==> flow/design.v <==
module i2c_master #(parameter CLK_IN_FREQ_MHZ=10, SCL_FREQ_KHZ=100, RETRY_NUM=3)(
    input clk_in, n_rst, rd_wr_in, continuous_in, enable_in,
    input [6:0] address_in,
    input [5:0] data_bytes_in,
    input [7:0] wr_data_in,
    output ready_out, wr_valid_out, rd_valid_out,
    output [7:0] rd_data_out,
    output [3:0] value_state,
    inout SCL, SDA
);
localparam OVERSAMPLING = (CLK_IN_FREQ_MHZ*10**6 / (SCL_FREQ_KHZ*10**3));
localparam T_HD_DAT = 2 * (CLK_IN_FREQ_MHZ / 10);
localparam reg [3:0]
IDLE = 4'b0000,
START = 4'b0001,
ADDRESS = 4'b0010,
ADDRESS_ACK = 4'b0011,
WRITE_DATA = 4'b0100,
WRITE_DATA_ACK = 4'b0101,
READ_DATA = 4'b0110,
READ_DATA_ACK = 4'b0111,
REP_START = 4'b1000,
RETRY = 4'b1001,
STOP = 4'b1010;
wire SCL_line;
reg [3:0] state, next_state;
reg [$clog2(RETRY_NUM)-1:0] retry_cnt, next_retry;
reg SCL_reg, next_SCL;
reg SDA_reg, next_SDA;
reg [$clog2(OVERSAMPLING)-1:0] clk_cnt, next_clk;
reg [2:0] bit_cnt, next_bit;
reg [5:0] byte_cnt, next_byte;
reg [6:0] address_reg, next_address;
reg rd_wr_reg, next_rd_wr;
reg [7:0] wr_data_reg, next_wr_data;
reg [7:0] rd_data_reg, next_rd_data;
reg ready_reg, next_ready;
reg wr_valid_reg, next_wr_valid;
reg rd_valid_reg, next_rd_valid;
reg [7:0] word_reg, next_word;
reg ack_reg, next_ack;
reg [$clog2(OVERSAMPLING)-1:0] SCL_busy_cnt = 0;
reg SCL_busy_reg = 1'b1;
always @(posedge clk_in)
if (~SCL_line) begin
    SCL_busy_cnt <= 0;
    SCL_busy_reg <= 1'b1;
end
else if (SCL_busy_cnt == OVERSAMPLING-1) begin
    SCL_busy_cnt <= 0;
    SCL_busy_reg <= 1'b0;
end
else
SCL_busy_cnt <= SCL_busy_cnt + 1;
reg sync_reg = 1'b0;
always @(negedge clk_in)
if (SCL_reg == SCL_line)
sync_reg = 1'b1;
else
sync_reg = 1'b0;
always @(posedge clk_in, negedge n_rst)
if (~n_rst) begin
    state <= IDLE;
    retry_cnt <= 0;
    SCL_reg <= 1'b1;
    SDA_reg <= 1'b1;
    clk_cnt <= 0;
    bit_cnt <= 0;
    byte_cnt <= 0;
    address_reg <= 0;
    rd_wr_reg <= 1'b0;
    wr_data_reg <= 0;
    rd_data_reg <= 0;
    ready_reg <= 1'b0;
    wr_valid_reg <= 1'b0;
    rd_valid_reg <= 1'b0;
    word_reg <= 0;
    ack_reg <= 1'b1;
end
else begin
    state <= next_state;
    retry_cnt <= next_retry;
    SCL_reg <= next_SCL;
    SDA_reg <= next_SDA;
    clk_cnt <= next_clk;
    bit_cnt <= next_bit;
    byte_cnt <= next_byte;
    address_reg <= next_address;
    rd_wr_reg <= next_rd_wr;
    wr_data_reg <= next_wr_data;
    rd_data_reg <= next_rd_data;
    ready_reg <= next_ready;
    wr_valid_reg <= next_wr_valid;
    rd_valid_reg <= next_rd_valid;
    word_reg <= next_word;
    ack_reg <= next_ack;
end
always @(*) begin
    next_state = state;
    next_retry = retry_cnt;
    next_clk = clk_cnt;
    next_bit = bit_cnt;
    next_byte = byte_cnt;
    case (state)
    IDLE:
    if (ready_reg && enable_in && data_bytes_in > 0) begin
        next_clk = 0;
        next_retry = 0;
        next_byte = data_bytes_in;
        next_state = START;
    end
    START:
    if (clk_cnt == OVERSAMPLING-1) begin
        next_clk = 0;
        next_bit = 0;
        next_state = ADDRESS;
    end
    else
    next_clk = clk_cnt + 1;
    ADDRESS:
    if (clk_cnt == (78*OVERSAMPLING/100)-1 && SDA_reg != SDA_line)    
        next_state = RETRY;
    else if (clk_cnt == OVERSAMPLING-1) begin
        next_clk = 0;
        if (bit_cnt == 7)
            next_state = ADDRESS_ACK;
        else
            next_bit = bit_cnt + 1;
    end
    else if (sync_reg)
        next_clk = clk_cnt + 1;
    ADDRESS_ACK:
    if (clk_cnt == OVERSAMPLING-1) begin
        if (~ack_reg) begin
            next_clk = 0;
            next_bit = 0;
            if (~rd_wr_in)
            next_state = WRITE_DATA;
            else
            next_state = READ_DATA;
        end
        else
        next_state = RETRY;
    end
    else if (sync_reg)
    next_clk = clk_cnt + 1;
    WRITE_DATA:
    if (clk_cnt == (78*OVERSAMPLING/100)-1 && SDA_reg != SDA_line)
    next_state = RETRY;
    else if (clk_cnt == OVERSAMPLING-1) begin
        next_clk = 0;
        if (bit_cnt == 7) begin
            next_byte = byte_cnt - 1;           
            next_state = WRITE_DATA_ACK;
        end
        else
        next_bit = bit_cnt + 1;
    end
    else if (sync_reg)
    next_clk = clk_cnt + 1;
    WRITE_DATA_ACK:
    if (clk_cnt == OVERSAMPLING-1) begin
        next_clk = 0;
        if (~ack_reg)
            if (byte_cnt > 0) begin
                next_bit = 0;
                case (continuous_in)
                1'b0: next_state = REP_START;
                1'b1: next_state = WRITE_DATA;
                endcase
            end
            else
            next_state = STOP;
        else
        next_state = RETRY;
    end
    else if (sync_reg)
    next_clk = clk_cnt + 1;
    READ_DATA:
    if (clk_cnt == OVERSAMPLING-1) begin
        next_clk = 0;
        if (bit_cnt == 7) begin
            next_byte = byte_cnt - 1;            
            next_state = READ_DATA_ACK;
        end
        else
        next_bit = bit_cnt + 1;
    end
    else if (sync_reg)
    next_clk = clk_cnt + 1;
    READ_DATA_ACK:
    if (clk_cnt == OVERSAMPLING-1) begin
        next_clk = 0;
        if (byte_cnt > 0) begin
            next_bit = 0;
            case (continuous_in)
            1'b0: next_state = REP_START;
            1'b1: next_state = READ_DATA;
            endcase
        end
        else
        next_state = STOP;
    end
    else if (sync_reg)
    next_clk = clk_cnt + 1;
    REP_START:
    if (clk_cnt == (55*OVERSAMPLING/100)-1) begin
        next_clk = 0;
        next_state = START;
    end
    else
    next_clk = clk_cnt + 1;
    RETRY:
    if (retry_cnt == RETRY_NUM)
    next_state = IDLE;
    else if (~SCL_busy_reg) begin
        next_clk = 0;
        next_bit = 0;
        next_retry = retry_cnt + 1;
        next_state = START;
    end
    STOP:
    if (clk_cnt == OVERSAMPLING-1)
    next_state = IDLE;
    else if (sync_reg)
    next_clk = clk_cnt + 1;
    endcase
end
always @(*) begin
    next_SCL = SCL_reg;
    case (state)
        IDLE:
            next_SCL = 1'b1;
        START:
            if (clk_cnt == OVERSAMPLING-1)
                next_SCL = 1'b0;
        REP_START:
            if (clk_cnt == (55*OVERSAMPLING/100)-1)
                next_SCL = 1'b1;
        RETRY:
            next_SCL = 1'b1;
        STOP:
            if (clk_cnt == (55*OVERSAMPLING/100)-1)
                next_SCL = 1'b1;
        default:
            if (clk_cnt == (55*OVERSAMPLING/100)-1)
                next_SCL = 1'b1;
            else if (clk_cnt == OVERSAMPLING-1)
                next_SCL = 1'b0;
    endcase
end
always @(*) begin
    next_SDA = SDA_reg;
    next_address = address_reg;
    next_rd_wr = rd_wr_reg;
    next_wr_data = wr_data_reg;
    next_rd_data = rd_data_reg;
    next_ready = ready_reg;
    next_wr_valid = wr_valid_reg;
    next_rd_valid = rd_valid_reg;
    next_word = word_reg;
    next_ack = ack_reg;
    case (state)
    IDLE:
    if (ready_reg && enable_in && data_bytes_in > 0) begin
        next_address = address_in;
        next_rd_wr = rd_wr_in;
        if (~rd_wr_in)     
        next_wr_data = wr_data_in;
        next_ready = 1'b0;
    end
    else begin
        if (~SCL_busy_reg)
        next_ready = 1'b1;
        next_wr_valid = 1'b0;
        next_rd_valid = 1'b0;
        next_SDA = 1'b1;
    end
    START: begin
        if (clk_cnt == (55*OVERSAMPLING/100)-1)
        next_SDA = 1'b0;
        next_word = {address_reg, rd_wr_reg};
    end
    ADDRESS:
    if (clk_cnt == T_HD_DAT-1)
    next_SDA = word_reg[7];
    else if (clk_cnt == (78*OVERSAMPLING/100)-1)
    next_word = word_reg << 1;
    ADDRESS_ACK:
    if (clk_cnt == T_HD_DAT-1)
    next_SDA = 1'b1;            
    else if (clk_cnt == (78*OVERSAMPLING/100)-1)
    next_ack = SDA_line;
    else if (clk_cnt == OVERSAMPLING-1 && ~ack_reg && ~rd_wr_in)
    next_word = {wr_data_reg};
    WRITE_DATA:
    if (clk_cnt == T_HD_DAT-1)
    next_SDA = word_reg[7];
    else if (clk_cnt == (78*OVERSAMPLING/100)-1)
    next_word = word_reg << 1;
    WRITE_DATA_ACK:
    if (clk_cnt == T_HD_DAT-1)
    next_SDA = 1'b1;           
    else if (clk_cnt == (78*OVERSAMPLING/100)-1) begin
        next_ack = SDA_line;
        next_wr_valid = ~SDA_line;
    end
    else if (clk_cnt == (78*OVERSAMPLING/100))
    next_wr_valid = 1'b0;
    else if (clk_cnt == OVERSAMPLING-1 && ~ack_reg && byte_cnt > 0) begin
        next_wr_data = wr_data_in;
        if (continuous_in)
        next_word = wr_data_in;
    end
    READ_DATA:
    if (clk_cnt == T_HD_DAT-1)    
    next_SDA = 1'b1;            
    else if (clk_cnt == (78*OVERSAMPLING/100)-1)
    next_word[7] = SDA_line;
    else if (clk_cnt == OVERSAMPLING-1)
    next_word = (word_reg << 1) | (word_reg >> (7));
    READ_DATA_ACK:
    if (clk_cnt == T_HD_DAT-1)    
        if (byte_cnt == 0)
        next_SDA = 1'b1;        
        else
        next_SDA = 1'b0;        
    else if (clk_cnt == (78*OVERSAMPLING/100)-1) begin
        next_rd_data = word_reg;
        next_rd_valid = 1'b1;
    end
    else if (clk_cnt == 78*OVERSAMPLING/100)
    next_rd_valid = 1'b0;
    REP_START: begin
        next_address = address_in;
        next_rd_wr = rd_wr_in;
        if (~rd_wr_in)     
        next_wr_data = wr_data_in;
        if (clk_cnt == T_HD_DAT-1)    
        next_SDA = 1'b1;
    end
    RETRY:
    next_SDA = 1'b1;
    STOP:
    if (clk_cnt == T_HD_DAT-1)
    next_SDA = 1'b0;
    else if (clk_cnt == OVERSAMPLING-1)
    next_SDA = 1'b1;
    endcase
end
assign ready_out = ready_reg;
assign wr_valid_out = wr_valid_reg;
assign rd_valid_out = rd_valid_reg;
assign SCL = SCL_reg ? 1'bZ : 1'b0;
assign SCL_line = SCL;
assign SDA = SDA_reg ? 1'bZ : 1'b0;
assign SDA_line = SDA;
assign rd_data_out = rd_data_reg;
assign value_state = state;
endmodule
**Tool chain data of i2c_master**

What the tools print for i2c_master, step after step.
Line numbers count from 1 in the design file above.
Library cell names are shortened.
A cell with n/a has no value.

- Top module: i2c_master
- Clock input: clk_in
- Standard-cell library: sky130hd
- Corner: tt_025C_1v80

**Elaborated design**

Yosys after proc, flatten, opt, wreduce and memory -nomap, before mapping. Memory bits, and registers merged into a memory's read port (data or address), are not among the register bits. Print and check cells are not counted.

- Register bits after elaboration: 69
- Input port bits: 26
- Output and inout port bits: 17

- $add $sub $neg: 5
- $lt $le $gt $ge: 2
- Eq/ne operators: 68
- Mux-type cells: 114
- Bitwise logic cells: 7
- Reductions and logical operators: 40

Operator list:

| kind | count |
|---|---|
| 8-bit 2-to-1 mux | 18 |
| 7-bit 2-to-1 mux | 13 |
| 4-bit 2-to-1 mux | 21 |
| 2-bit != test (second input constant) | 32 |
| 7-bit case mux with 8-bit select | 1 |
| 4-bit case mux with 11-bit select | 1 |
| 8-bit case mux with 5-bit select | 1 |
| 3-bit 2-to-1 mux | 12 |
| 3-bit != test (second input constant) | 10 |
| 7-bit equality test (second input constant) | 4 |
| 1-bit 2-to-1 mux | 27 |
| 8-bit case mux with 3-bit select | 1 |
| 6-bit 2-to-1 mux | 4 |
| 3-bit case mux with 7-bit select | 1 |
| 6-bit case mux with 3-bit select | 1 |
| 4-bit by 3-bit equality test with 1-bit output (second input constant) | 4 |
| 4-bit case mux with 2-bit select | 2 |
| 15-bit AND reduction | 1 |
| 14-bit AND reduction | 1 |
| 7-bit by 1-bit adder with 7-bit output (second input constant) | 2 |
| 7-bit AND reduction | 2 |
| 7-bit case mux with 2-bit select | 1 |
| 13-bit AND reduction | 1 |
| 2-bit by 1-bit != test with 1-bit output (second input constant) | 6 |
| 4-bit equality test (second input constant) | 3 |
| 4-bit AND reduction | 3 |
| 6-bit by 1-bit greater-than comparator with 1-bit output (second input constant) | 2 |
| 11-bit nonzero test | 1 |

Not listed: further kinds 32, cells in them 60.

**Depth**

Yosys ltp: most cells in a row. Word level: on the elaborated netlist, between registers, memories and ports. Mapped: between sequential cells and ports; inverters and the memories' decode and read muxes count.

- Depth in word-level cells: 8
- ABC_AREA: 0
- Mapped depth: 9
- Depth with buffers taken out: 8

**After synthesis**

Source: synth_stat.txt of the flow (Yosys; design flattened, memories mapped). It holds for the ABC_AREA given above (unset counts as 0); a run with the other value may have another netlist.
The area totals of this step are shown rounded.

- Standard cells after synthesis: 393
- Cell area after synthesis: 0.0037 mm²
- Flip-flops: 61
- Buffer cells: 23

Cells by type:

| cell type | count |
|---|---|
| dfrtp_1 | 57 |
| mux2_2 | 35 |
| nand2_1 | 42 |
| o21ai_0 | 28 |
| ha_1 | 8 |
| nor2_1 | 26 |
| a21oi_1 | 18 |
| dfstp_2 | 3 |
| a222oi_1 | 7 |
| nand3_1 | 14 |
| inv_1 | 16 |
| nand2b_1 | 9 |
| a22o_1 | 6 |
| mux2i_1 | 4 |
| nor3_1 | 8 |
| a211oi_1 | 5 |
| a31oi_1 | 6 |
| nor2b_1 | 6 |

Other cell types: 46; their cells: 95.

==> runs of i2c_master <==
Record of 2 stored runs of the RTL-to-layout flow on i2c_master, platform sky130hd. The runs are unordered. Constraints: input delay and output delay 20% of the set period each, output load 0.01 pF.
"total power after layout": no workload was simulated; the value follows from the tool's default switching activity.
The results are shown rounded.

### Record 1

==> flow/run.sh <==
#!/bin/bash
# the make line also repeats the synthesis and layout settings of config.mk as NAME=value (left out here)
make -C /OpenROAD-flow-scripts/flow DESIGN_CONFIG=/design/flow/config.mk WORK_HOME=/design/flow/orfs CLKGATE_MAP_FILE= finish
==> flow/config.mk <==
export PLATFORM = sky130hd
export DESIGN_NAME = i2c_master
export DESIGN_NICKNAME = i2c_master
export VERILOG_FILES = /design/flow/design.v
export SDC_FILE = /design/flow/constraint.sdc
export NUM_CORES = 4
export LEC_CHECK = 0
export CAP_MARGIN = 20
export CELL_PAD_IN_SITES_DETAIL_PLACEMENT = 1
export CORE_MARGIN = 7
export CORE_UTILIZATION = 46
export CTS_CLUSTER_DIAMETER = 323
export CTS_CLUSTER_SIZE = 72
export GPL_TIMING_DRIVEN = 1
export PLACE_DENSITY_LB_ADDON = 0.03
export SETUP_SLACK_MARGIN = 0.48
export SLEW_MARGIN = 20
==> flow/constraint.sdc <==
create_clock -name core_clock -period 2.43 [get_ports {clk_in}]
set_input_delay 0.4860 -clock core_clock [delete_from_list [all_inputs] [get_ports {clk_in}]]
set_output_delay 0.4860 -clock core_clock [all_outputs]
set_load 0.01 [all_outputs]

Results of record 1:
- Standard-cell area after layout: 0.00526 mm²
- Total power after layout: 2.08 mW
- Synthesized cell area: 0.0037 mm²
- Die area: 0.0107 mm²
- Smallest setup slack: 0.032 ns

### Record 2

==> flow/run.sh <==
#!/bin/bash
# the make line also repeats the synthesis and layout settings of config.mk as NAME=value (left out here)
make -C /OpenROAD-flow-scripts/flow DESIGN_CONFIG=/design/flow/config.mk WORK_HOME=/design/flow/orfs CLKGATE_MAP_FILE= finish
==> flow/config.mk <==
export PLATFORM = sky130hd
export DESIGN_NAME = i2c_master
export DESIGN_NICKNAME = i2c_master
export VERILOG_FILES = /design/flow/design.v
export SDC_FILE = /design/flow/constraint.sdc
export NUM_CORES = 4
export LEC_CHECK = 0
export ABC_AREA = 1
export CAP_MARGIN = 20
export CORE_MARGIN = 2
export CORE_UTILIZATION = 58
export CTS_CLUSTER_DIAMETER = 221
export PLACE_DENSITY_LB_ADDON = 0.23
export SETUP_SLACK_MARGIN = 0.03
export SLEW_MARGIN = 5
==> flow/constraint.sdc <==
create_clock -name core_clock -period 1.76 [get_ports {clk_in}]
set_input_delay 0.3520 -clock core_clock [delete_from_list [all_inputs] [get_ports {clk_in}]]
set_output_delay 0.3520 -clock core_clock [all_outputs]
set_load 0.01 [all_outputs]

Results of record 2:
- Standard-cell area after layout: 0.00574 mm²
- Total power after layout: 3.03 mW
- Synthesized cell area: 0.00397 mm²
- Die area: 0.00753 mm²
- Smallest setup slack: -0.135 ns
