==> flow/design.v <==
module uart_rx #(parameter DATA_BITS=8, STOP_BITS=1, OVERSAMPLING=16)(
    input clk_in, n_rst, rx,
    output ready_out, valid_out,
    output [DATA_BITS-1:0] data_out
);
localparam reg [1:0]
idle = 2'b00,
start = 2'b01,
data = 2'b10,
stop = 2'b11;
reg ready_reg, next_ready;
reg valid_reg, next_valid;
reg [DATA_BITS-1:0] data_reg, next_data;
reg [1:0] state, next_state;
reg [$clog2((OVERSAMPLING*2)-1)-1:0] clk_cnt, next_clk;
reg [2:0] bit_cnt, next_bit;
always @(posedge clk_in, negedge n_rst) begin
    if (~n_rst) begin
        state <= idle;
        valid_reg <= 1'b0;
        ready_reg <= 1'b0;
        data_reg <= 0;
        clk_cnt <= 0;
        bit_cnt <= 0;
    end
    else begin
        state <= next_state;
        ready_reg <= next_ready;
        valid_reg <= next_valid;
        clk_cnt <= next_clk;
        bit_cnt <= next_bit;
        data_reg <= next_data;
    end
end
always @(*) begin
    next_state = state;
    next_ready = ready_reg;
    next_valid = valid_reg;
    next_clk = clk_cnt;
    next_bit = bit_cnt;
    next_data = data_reg;
    case (state)
    idle: begin
        next_ready = 1'b1;
        if (~rx) begin
            next_clk = 0;
            next_state = start;
        end
    end
    start: begin
        next_ready = 1'b0;
        if (clk_cnt == (OVERSAMPLING/2)-1) begin
            next_clk = 0;
            if (~rx) begin
                next_bit = 0;
                next_state = data;
            end
            else
            next_state = idle;
        end
        else
        next_clk = clk_cnt + 1;
    end
    data: begin
        if (clk_cnt == OVERSAMPLING-1) begin
            next_clk = 0;
            next_data = {rx, data_reg[DATA_BITS-1:1]};
            if (bit_cnt == DATA_BITS-1) begin
                next_valid = 1'b1;
                next_state = stop;
            end
            else
            next_bit = bit_cnt + 1;
        end
        else
        next_clk = clk_cnt + 1;
    end
    stop: begin
        next_valid = 1'b0;
        if (clk_cnt == (OVERSAMPLING*STOP_BITS)-1)
            next_state = idle;
        else
        next_clk = clk_cnt + 1;
    end
    endcase
end
assign data_out = data_reg;
assign valid_out = valid_reg;
assign ready_out = ready_reg;
endmodule
# Reports on uart_rx
# Tool output for the design above, in the order of the flow.
# Lines are those of the file above, counted from 1.
# Operators carry their Yosys type and port widths (W data, S select, Z words).
# Library cell names are shortened.
# A cell with - has no value.
[design] top_module="uart_rx" clock_port="clk_in" library="sky130hd" lib_corner="tt_025C_1v80"

# Word-level counts
# Counts by Yosys on the flattened word-level netlist (proc, flatten, opt, wreduce; memories kept). Register bits leave out memories and registers merged into their read ports (data or address). Print and check cells are left out. Cells with the same type and inputs are merged into one.
[classes] add_sub_neg=2 n_logic=3 n_mux=23 reduce_logical=10 equal=14
[ops] operator="$pmux W5 S4" count=1
[ops] operator="$mux W5" count=4
[ops] operator="$ne A2 B2 Y1 const B" count=8
[ops] operator="$mux W8" count=2
[ops] operator="$mux W3" count=4
[ops] operator="$mux W2" count=6
[ops] operator="$reduce_and A5 Y1" count=2
[ops] operator="$pmux W2 S4" count=1
[ops] operator="$reduce_or A2 Y1" count=3
[ops] operator="$pmux W3 S2" count=1
[ops] operator="$add A5 B1 Y5 const B" count=1
[ops] operator="$eq A5 B3 Y1 const B" count=1
[ops] operator="$eq A5 B4 Y1 const B" count=1
[ops] operator="$eq A2 B2 Y1 const B" count=2
[ops] operator="$reduce_and A2 Y1" count=2
[ops] operator="$pmux W1 S2" count=2
[ops] operator="$not A1 Y1" count=3
[ops] operator="$add A3 B1 Y3 const B" count=1
[ops] operator="$eq A3 B3 Y1 const B" count=1
[ops] operator="$reduce_and A3 Y1" count=1
[ops] operator="$reduce_or A3 Y1" count=1
[ops] operator="$eq A2 B1 Y1 const B" count=1
[ops] operator="$logic_not A2 Y1" count=1
[ops] operator="$mux W1" count=2
[word_totals] regBits=20 inputBits=3 word_cells=58

# Depth
# Depth = most cells in a row (Yosys ltp): at word level without a register or memory, in the mapped netlist without a sequential cell, where the memories' decode and read muxes count.
[logic_depth] depth_word=4 ABC_AREA=0 depth_mapped=7

# After synthesis
# Source: synth_stat.txt of the flow (Yosys; design flattened, memories mapped). It holds for the ABC_AREA given above (unset counts as 0); a run with the other value may have another netlist.
[mapped] mapped_area_um2=1112.3 mapped_cells=94 seq_area_um2=551.8 flip_flops=22
[types] type="dfrtp_1" count=21
[types] type="mux2_2" count=8
[types] type="ha_1" count=6
[types] type="nand2_1" count=9
[types] type="inv_1" count=8
[types] type="nand4bb_4" count=1
[types] type="a221oi_4" count=1
[types] type="dfstp_2" count=1
[types] type="mux2_1" count=2
[types] type="mux2i_1" count=2
[types] type="nand3_2" count=2
[types] type="o21ai_1" count=4
[types] type="mux2_4" count=1
[types] type="o21ai_0" count=3
[types] type="a22o_2" count=1
[types] type="nand3_1" count=2
[types] type="a211o_1" count=1
[types] type="a21oi_2" count=1
# Not listed: further types 19, cells in them 20.

# Timing after synthesis
# OpenSTA on the mapped netlist: ideal clock, no wires. The path of least setup slack (recovery checks aside). Input and output delay are each 20% of the period. Register names are those of the netlist, which keeps one name where synthesis merged equal registers.
[synth_path] path_kind="register to register" start="reg clk_cnt[0]" end="reg data_reg[1]" required_ns=2.055 stages=8 arrival_ns=1.675 clock_period_ns=2.18 path_buffers=0 launch_ns=0.000 delay_ns=1.800 setup_slack_ns=0.381 setup_ns=0.125 synth_period_reached_ns=1.799
# "delay_ns" = arrival - input delay + setup time.
# "stages" counts driving pins, that of a launching flip-flop among them; a cell with two outputs on the path counts twice.
# "synth_period_reached_ns" is the clock period less the worst setup slack; recovery checks do not enter. This is arithmetic on one report: input and output delays are still those of the set period (20% each).
# Between the ends stands the longest chain of elaborated cells between them, by number of cells; it is not shown to be the way that was timed. Of several equally long chains one is given.
# A line is the first line of the expression or statement that the cell stems from. Yosys adds cells for indexed reads and writes and turns some case tables into memories.
[synth_via] path_cell_list="dfrtp_1 ha_1 and3_2 ha_1 inv_1 nand2_1 nand3_2 mux2_2" elab_chain_len=3 cells_between=5 cone_classes="eq/ne: 2; mux: 2; reduce/logical: 1"
[synth_lines] item="start, declared" line=15 rtl="reg [$clog2((OVERSAMPLING*2)-1)-1:0] clk_cnt, next_clk;"
[synth_lines] item="start, assigned" line=23 rtl="clk_cnt <= 0;"
[synth_lines] item="start, assigned" line=30 rtl="clk_cnt <= next_clk;"
[synth_lines] item="$eq A5 B4 Y1" line=65 rtl="if (clk_cnt == OVERSAMPLING-1) begin"
[synth_lines] item="$mux W8" line=65
[synth_lines] item="$mux W8" line=42 rtl="case (state)"
[synth_lines] item="end, assigned" line=22 rtl="data_reg <= 0;"
[synth_lines] item="end, assigned" line=32 rtl="data_reg <= next_data;"
[synth_lines] item="end, declared" line=13 rtl="reg [DATA_BITS-1:0] data_reg, next_data;"

# Worst path after layout
# Path of least setup slack in the final report of run 1 (OpenROAD, finished layout, wires in). Where an end is a register, its clock arrival counts in the times.
[layout_path] path_kind="register to register" start="reg clk_cnt[1]" end="reg clk_cnt[0]" stages=8 path_buffers=0 required_ns=1.54 setup_slack_ns=-0.37 clock_period_ns=1.33 launch_ns=0.30 setup_ns=0.10 arrival_ns=1.91
# Between the ends stands the longest chain of elaborated cells between them, by number of cells; it is not shown to be the way that was timed. Of several equally long chains one is given.
[layout_via] path_cell_list="dfrtp_1 ha_4 and3_4 ha_4 inv_2 a221oi_4 nor2_1 mux2_2" elab_chain_len=3 cells_between=8 cone_classes="eq/ne: 3; mux: 4; reduce/logical: 1"
[layout_lines] item="start, declared" line=15 rtl="reg [$clog2((OVERSAMPLING*2)-1)-1:0] clk_cnt, next_clk;"
[layout_lines] item="start, assigned" line=23 rtl="clk_cnt <= 0;"
[layout_lines] item="start, assigned" line=30 rtl="clk_cnt <= next_clk;"
[layout_lines] item="$eq A5 B4 Y1" line=80 rtl="if (clk_cnt == (OVERSAMPLING*STOP_BITS)-1)"
[layout_lines] item="$mux W5" line=80
[layout_lines] item="$pmux W5 S4" line=42 rtl="case (state)"
[layout_lines] item="end, assigned" line=23
[layout_lines] item="end, assigned" line=30
[layout_lines] item="end, declared" line=15

Measured results for uart_rx: 2 stored runs of the Yosys and OpenROAD flow on sky130hd. The settings differ; the order carries no meaning. The constraints put input and output delay at 20% of the set period each and load the outputs with 0.01 pF.
By "achieved clock period" is meant the clock period of the run minus its worst setup slack. This is arithmetic on one report: input and output delays are still those of the set period (20% each).
"worst setup path time" means the part of the period allowed to the worst setup path (the constraints hold back 20% at inputs and 20% at outputs) less its slack; where the path has registers, the arrival times of their clocks count too.
"power" is the tool's figure for a default switching activity; nothing was simulated.
[run 1] settings: period_ns=1.33, CORE_UTILIZATION=43, SETUP_SLACK_MARGIN=0.27, PLACE_DENSITY_LB_ADDON=0.0, CORE_MARGIN=7, CELL_PAD_IN_SITES_GLOBAL_PLACEMENT=2, CELL_PAD_IN_SITES_DETAIL_PLACEMENT=0, TNS_END_PERCENT=80, CAP_MARGIN=35, MIN_ROUTING_LAYER=met1, MAX_ROUTING_LAYER=met4, SLEW_MARGIN=20
[run 1] result: chip area after synthesis (Yosys) 1112.3 um2, die area 4206.8 um2, utilization 67.5%, worst setup slack after layout -0.371 ns, total negative slack -5.368 ns, power 3.848 mW, achieved clock period 1.701 ns, worst setup path time 1.70 ns, worst setup path kind register to register
[run 2] settings: period_ns=1.59, CORE_UTILIZATION=69, SETUP_SLACK_MARGIN=0.29, CELL_PAD_IN_SITES_GLOBAL_PLACEMENT=2, ABC_AREA=0, CAP_MARGIN=25, MIN_ROUTING_LAYER=met2, CORE_MARGIN=2, SLEW_MARGIN=20
[run 2] result: did not finish, placement stopped with GPL-0301
